==> flow/design.v <==
`timescale 1ns / 1ps
module D(
	input d,en,clk,rst,
	output reg q
    );
	always @ (posedge clk or posedge rst)
		begin 
			if (rst == 1'b1)
				q<=0;
			else 
				begin 
					if (en == 1'b1)
						q<=d;
					else 
						q<=q;
				end
		end
endmodule
`timescale 1 ns/1 ns
module fsm_moore (
	input 		 rst,
	input        request ,
	input        clk ,
	input        confirm ,
	input  [0:3] pass_data ,
	output reg [3:0]dout,
	output reg  en_left ,
	output reg  en_right, 
	output reg [3:0] state 
	 	);
	parameter s0 = 4'b0000, s1 = 4'b0001, s2 = 4'b1000, s3 = 4'b1001, s4 = 4'b1010, s5 = 4'b1011,
					s6 = 4'b0101, s7 = 4'b0111 , s8 = 4'b0110;
	always @ (posedge clk or posedge rst )
		begin 
			if (rst)
				begin 
					en_left = 1'b0;
					en_right = 1'b0;
					dout <= 4'b0000;
					state = 4'b0000;
				end
			else 
				begin 
				case (state)
					s0 : begin 
							en_left = 1'b0;
							en_right = 1'b0;
							if (request) state = s1;	
						  end
					s1 : begin
							en_left = 1'b0;
							en_right = 1'b0;
							if (~request) state=s0;
							else if(confirm) state=s2;
						  end
				   s2 : begin 	
							en_left = 1'b0;
							en_right = 1'b0;
							if (pass_data[0]==1'b1) state =s3;
							else state=s7;
						  end
					s3 : begin 
							en_left = 1'b0;
							en_right = 1'b0;
							if (pass_data[1]==1'b0) state =s4;
							else state=s7;
						  end
					s4 : begin 
							en_left = 1'b0;
							en_right = 1'b0;
							if (pass_data[2]==1'b1) state =s5;
							else state=s7;
						  end
					s5 : begin 
							en_left = 1'b0;
							en_right = 1'b0;
							if (pass_data[3]==1'b0) state =s6;
							else state=s7;
						  end
					s6 : begin 
							en_left = 1'b0;
							en_right = 1'b0;
							if (~request) state =s0;
							else if (confirm) state =s8; 
						  end
					s7 : begin 
							en_left = 1'b0;
							en_right = 1'b0;
							if (~request) state=s0;
						  end
					s8 : begin 
							if (pass_data[3]==1'b1) 
								begin 
								en_right = 1'b1;
								en_left = 1'b0;
								end
							else
								begin
									en_left = 1'b1;
									en_right = 1'b0;
								end
							dout <= pass_data;
						  end
				endcase
				end
		end
endmodule
`timescale 1 ns/1 ns
module register (
	input        rst ,
	input        clk ,
	input        en ,
	input  [3:0] din ,
	output [3:0] qout
);
	D 
		f1(din[0],en,clk,rst,qout[0]),
		f2(din[1],en,clk,rst,qout[1]),
		f3(din[2],en,clk,rst,qout[2]),
		f4(din[3],en,clk,rst,qout[3]);
endmodule
`timescale 1 ns/1 ns
module system_moore (
	input        rst ,
	input 		 request,	
	input        clk ,
	input confirm,
	input  [0:3] din ,
	output [3:0] dout_left ,
	output [3:0] dout_right,
	output  [3:0] state,
	output enR
);
	wire enL;
	wire[3:0]d;
	fsm_moore f(rst,request,clk,confirm,din,d,enL,enR,state);
	register rR(rst,clk,enR,d,dout_right);
	wire temp;
	assign temp = ~ enR ;
	register q(rst,clk,temp,d,dout_left);
endmodule
---- From RTL to reports: system_moore ----
Tool output for the design above, in the order of the flow.
Line numbers count from 1 in the design file above.
Operators: Yosys type, input widths -> output width; for muxes data width and select width s.
The mark - stands for no value.
inputs
  design top .............................. system_moore
  clock input ............................. clk
  cell library ............................ sky130hd
  corner .................................. tt_025C_1v80

---- Word-level counts ----
Source: Yosys, flattened and elaborated, memories not mapped. Widths are those after wreduce. Registers that Yosys merges into a memory's read port (data or address) are not register bits. Print and check cells do not count.
bit counts
  flip-flop bits (word level) ............. 17
  bits of input ports ..................... 8
  output and inout bits ................... 13
  word-level cells ........................ 41
operators by class
  equal/unequal tests ..................... 12
  muxes and demuxes ....................... 13
  reduce/logical cells .................... 5
operator list
  operator            number
  $mux 4              9
  $pmux 4 s8          1
  $eq 4x4->1 const B  4
  $eq 4x3->1 const B  3
  $reduce_bool 8->1   1
  $reduce_or 8->1     1
  $ne 3x3->1 const B  2
  $reduce_and 5->1    1
  $ne 2x2->1 const B  2
  $eq 4x1->1 const B  1
  $logic_not 4->1     1
  $reduce_bool 2->1   1
  $pmux 1 s2          1
  $mux 2              1
  $mux 1              1

---- Depth ----
Yosys ltp: most cells in a row. Word level: on the elaborated netlist, between registers, memories and ports. Mapped: between sequential cells and ports; inverters and the memories' decode and read muxes count.
logic depth
  depth in word-level cells ............... 3
  ABC_AREA ................................ 1
  depth in mapped cells ................... 8
  mapped depth without buffers ............ 7

---- After synthesis ----
Yosys stat after the flow's synthesis: flattened, memories mapped to cells. It holds for the ABC_AREA given above (unset counts as 0); a run with the other value may have another netlist.
synthesis totals
  mapped cells ............................ 126
  mapped area ............................. 963.4 um^2
  sequential area ......................... 425.4 um^2
  flip-flop cells ......................... 17
  buffer cells ............................ 13
cells by type
  cell                       number  total area (um^2)
  sky130_fd_sc_hd__dfrtp_1   17      425.408
  sky130_fd_sc_hd__nand2_1   27      101.347
  sky130_fd_sc_hd__buf_4     9       67.565
  sky130_fd_sc_hd__nand3_1   13      65.062
  sky130_fd_sc_hd__inv_1     14      52.55
  sky130_fd_sc_hd__o21ai_0   10      50.048
  sky130_fd_sc_hd__nor2_1    13      48.797
  sky130_fd_sc_hd__a21oi_1   5       25.024
  sky130_fd_sc_hd__buf_6     2       22.522
  sky130_fd_sc_hd__nor2_2    3       18.768
  sky130_fd_sc_hd__o211ai_1  2       15.014
  sky130_fd_sc_hd__nand4_1   2       12.512
  sky130_fd_sc_hd__nor2_4    1       11.261
  sky130_fd_sc_hd__nand3_2   1       10.01
  sky130_fd_sc_hd__nand3b_1  1       7.507
  sky130_fd_sc_hd__nand2_2   1       6.256
  sky130_fd_sc_hd__o22ai_1   1       6.256
  sky130_fd_sc_hd__buf_2     1       5.005
Other cell types: 3; their cells: 3.

---- Path before layout ----
Path of least setup slack by OpenSTA after synthesis, without wires, with an ideal clock, recovery checks aside; 20% of the period is set as input and as output delay. Where synthesis merged equal registers, the netlist keeps one of their names.
timing path post-synthesis
  kind .................................... register to register
  from .................................... register f.state[0]
  to ...................................... register f.state[2]
  period .................................. 1.36 ns
  library setup time ...................... 0.120 ns
  time at the first pin ................... 0.000 ns
  data arrival time ....................... 1.073 ns
  data required time ...................... 1.240 ns
  path slack .............................. 0.166 ns
  delay of the path ....................... 1.193 ns
  stages .................................. 8
  buffers on the path ..................... 1
  period reached after synthesis .......... 1.194 ns
"delay of the path" = arrival - input delay + setup time.
"stages": output pins that drive a net of the path, with the launching flip-flop's if there is one; two outputs of one cell count as two.
"period reached after synthesis" = period - worst setup slack (recovery checks aside). The figure is calculated, with input and output delays left at 20% of the set period.
Between the ends stands the longest chain of elaborated cells between them, by number of cells; it is not shown to be the way that was timed. Of several equally long chains one is given.
A line is the first line of the expression or statement that the cell stems from. Yosys adds cells for indexed reads and writes and turns some case tables into memories.
A register here has more assigning lines than the two given.
between the ends, post-synthesis
  cell sequence ........................... sky130_fd_sc_hd__dfrtp_1 -> sky130_fd_sc_hd__buf_6 -> sky130_fd_sc_hd__nor2_1 -> sky130_fd_sc_hd__nand3b_1 -> sky130_fd_sc_hd__nand2_1 -> sky130_fd_sc_hd__nor2_2 -> sky130_fd_sc_hd__o21ai_1 -> sky130_fd_sc_hd__nand2_1
  length of the longest elaborated chain .. 3
  elaborated cells between the ends (all ways) .. 15
  RTL lines with such cells ............... 1
  classes of those cells .................. eq/ne (11); mux (1); reduce/logical (3)
RTL lines, path post-synthesis
  item                line  source
  start: declaration  29    output reg [3:0] state
  start: assignment   48    if (request) state = s1;
  start: assignment   53    if (~request) state=s0;
  $logic_not 4->1     44    case (state)
  $reduce_bool 8->1   -
  $reduce_and 5->1    -
  end: assignment     48
  end: assignment     53
  end: declaration    29

---- Path in the finished layout ----
From the final timing report of run 2: the path of least setup slack in the routed layout; clock arrival at registers is part of the times.
timing path post-layout
  kind .................................... register to register
  from .................................... register f.state[1]
  to ...................................... register f.state[2]
  period .................................. 1.45 ns
  library setup time ...................... 0.11 ns
  time at the first pin ................... 0.25 ns
  data arrival time ....................... 1.44 ns
  data required time ...................... 1.59 ns
  path slack .............................. 0.15 ns
  stages .................................. 8
  buffers on the path ..................... 1
Between the ends stands the longest chain of elaborated cells between them, by number of cells; it is not shown to be the way that was timed. Of several equally long chains one is given.
A register here has more assigning lines than the two given.
between the ends, post-layout
  cell sequence ........................... sky130_fd_sc_hd__dfrtp_2 -> sky130_fd_sc_hd__buf_6 -> sky130_fd_sc_hd__nor2_1 -> sky130_fd_sc_hd__nand3_1 -> sky130_fd_sc_hd__nand2_2 -> sky130_fd_sc_hd__nor2_4 -> sky130_fd_sc_hd__o21ai_1 -> sky130_fd_sc_hd__nand2_1
  length of the longest elaborated chain .. 3
  elaborated cells between the ends (all ways) .. 15
  RTL lines with such cells ............... 1
  classes of those cells .................. eq/ne (11); mux (1); reduce/logical (3)
RTL lines, path post-layout
  item                line  source
  start: declaration  29    output reg [3:0] state
  start: assignment   48    if (request) state = s1;
  start: assignment   53    if (~request) state=s0;
  $logic_not 4->1     44    case (state)
  $reduce_bool 8->1   -
  $reduce_and 5->1    -
  end: assignment     48
  end: assignment     53
  end: declaration    29

# Flow runs of system_moore

Module system_moore, platform sky130hd: 2 stored runs of the flow (Yosys, OpenROAD) with differing settings, in no particular order. Input and output delays are each 20% of the period that was set; the output load is 0.01 pF.
"achieved clock period (ns)" means the clock period less the worst setup slack. The figure is calculated, with input and output delays left at 20% of the set period.
"worst setup path time (ns)" = time allowed to the worst setup path (clock period - input delay - output delay, where it has them) - its slack; a late launch clock adds to it, a late capture clock takes from it.
"finish__power__total": no workload was simulated; the value follows from the tool's default switching activity.

Flow files of run 1
==> flow/run.sh <==
#!/bin/bash
# the make line also repeats the synthesis and layout settings of config.mk as NAME=value (left out here)
make -C /OpenROAD-flow-scripts/flow DESIGN_CONFIG=/design/flow/config.mk WORK_HOME=/design/flow/orfs CLKGATE_MAP_FILE= finish
==> flow/config.mk <==
export PLATFORM = sky130hd
export DESIGN_NAME = system_moore
export DESIGN_NICKNAME = system_moore
export VERILOG_FILES = /design/flow/design.v
export SDC_FILE = /design/flow/constraint.sdc
export NUM_CORES = 4
export LEC_CHECK = 0
export ABC_AREA = 1
export CAP_MARGIN = 20
export CORE_ASPECT_RATIO = 2.0
export CORE_MARGIN = 2
export CORE_UTILIZATION = 70
export HOLD_SLACK_MARGIN = 0.08
export MAX_ROUTING_LAYER = met4
export PLACE_DENSITY = 0.64
export SLEW_MARGIN = 20
export TNS_END_PERCENT = 20
==> flow/constraint.sdc <==
create_clock -name core_clock -period 2.87 [get_ports {clk}]
set_input_delay 0.5740 -clock core_clock [delete_from_list [all_inputs] [get_ports {clk}]]
set_output_delay 0.5740 -clock core_clock [all_outputs]
set_load 0.01 [all_outputs]

report of run 1: did not finish, floorplan, PDN-0185

Flow files of run 2
==> flow/run.sh <==
#!/bin/bash
# the make line also repeats the synthesis and layout settings of config.mk as NAME=value (left out here)
make -C /OpenROAD-flow-scripts/flow DESIGN_CONFIG=/design/flow/config.mk WORK_HOME=/design/flow/orfs CLKGATE_MAP_FILE= finish
==> flow/config.mk <==
export PLATFORM = sky130hd
export DESIGN_NAME = system_moore
export DESIGN_NICKNAME = system_moore
export VERILOG_FILES = /design/flow/design.v
export SDC_FILE = /design/flow/constraint.sdc
export NUM_CORES = 4
export LEC_CHECK = 0
export ABC_AREA = 1
export CAP_MARGIN = 20
export CELL_PAD_IN_SITES_DETAIL_PLACEMENT = 0
export CELL_PAD_IN_SITES_GLOBAL_PLACEMENT = 3
export CORE_ASPECT_RATIO = 0.53
export CORE_MARGIN = 2
export CORE_UTILIZATION = 37
export CTS_CLUSTER_DIAMETER = 344
export CTS_CLUSTER_SIZE = 28
export GPL_ROUTABILITY_DRIVEN = 0
export GPL_TIMING_DRIVEN = 1
export MAX_ROUTING_LAYER = met5
export PLACE_DENSITY_LB_ADDON = 0.13
export SETUP_SLACK_MARGIN = 0.22
export SLEW_MARGIN = 35
==> flow/constraint.sdc <==
create_clock -name core_clock -period 1.45 [get_ports {clk}]
set_input_delay 0.2900 -clock core_clock [delete_from_list [all_inputs] [get_ports {clk}]]
set_output_delay 0.2900 -clock core_clock [all_outputs]
set_load 0.01 [all_outputs]

report of run 2
yosys chip area after synthesis (um^2): 963.4
finish__design__die__area: 3048.8
finish__design__instance__area__stdcell: 1401.3
finish__design__instance__utilization: 0.5706
finish__timing__setup__ws: 0.147
finish__timing__setup__tns: 0.000
finish__timing__hold__ws: 0.357
finish__power__total: 8.648e-04
achieved clock period (ns): 1.303
worst setup path time (ns): 1.30
worst setup path kind: register to register
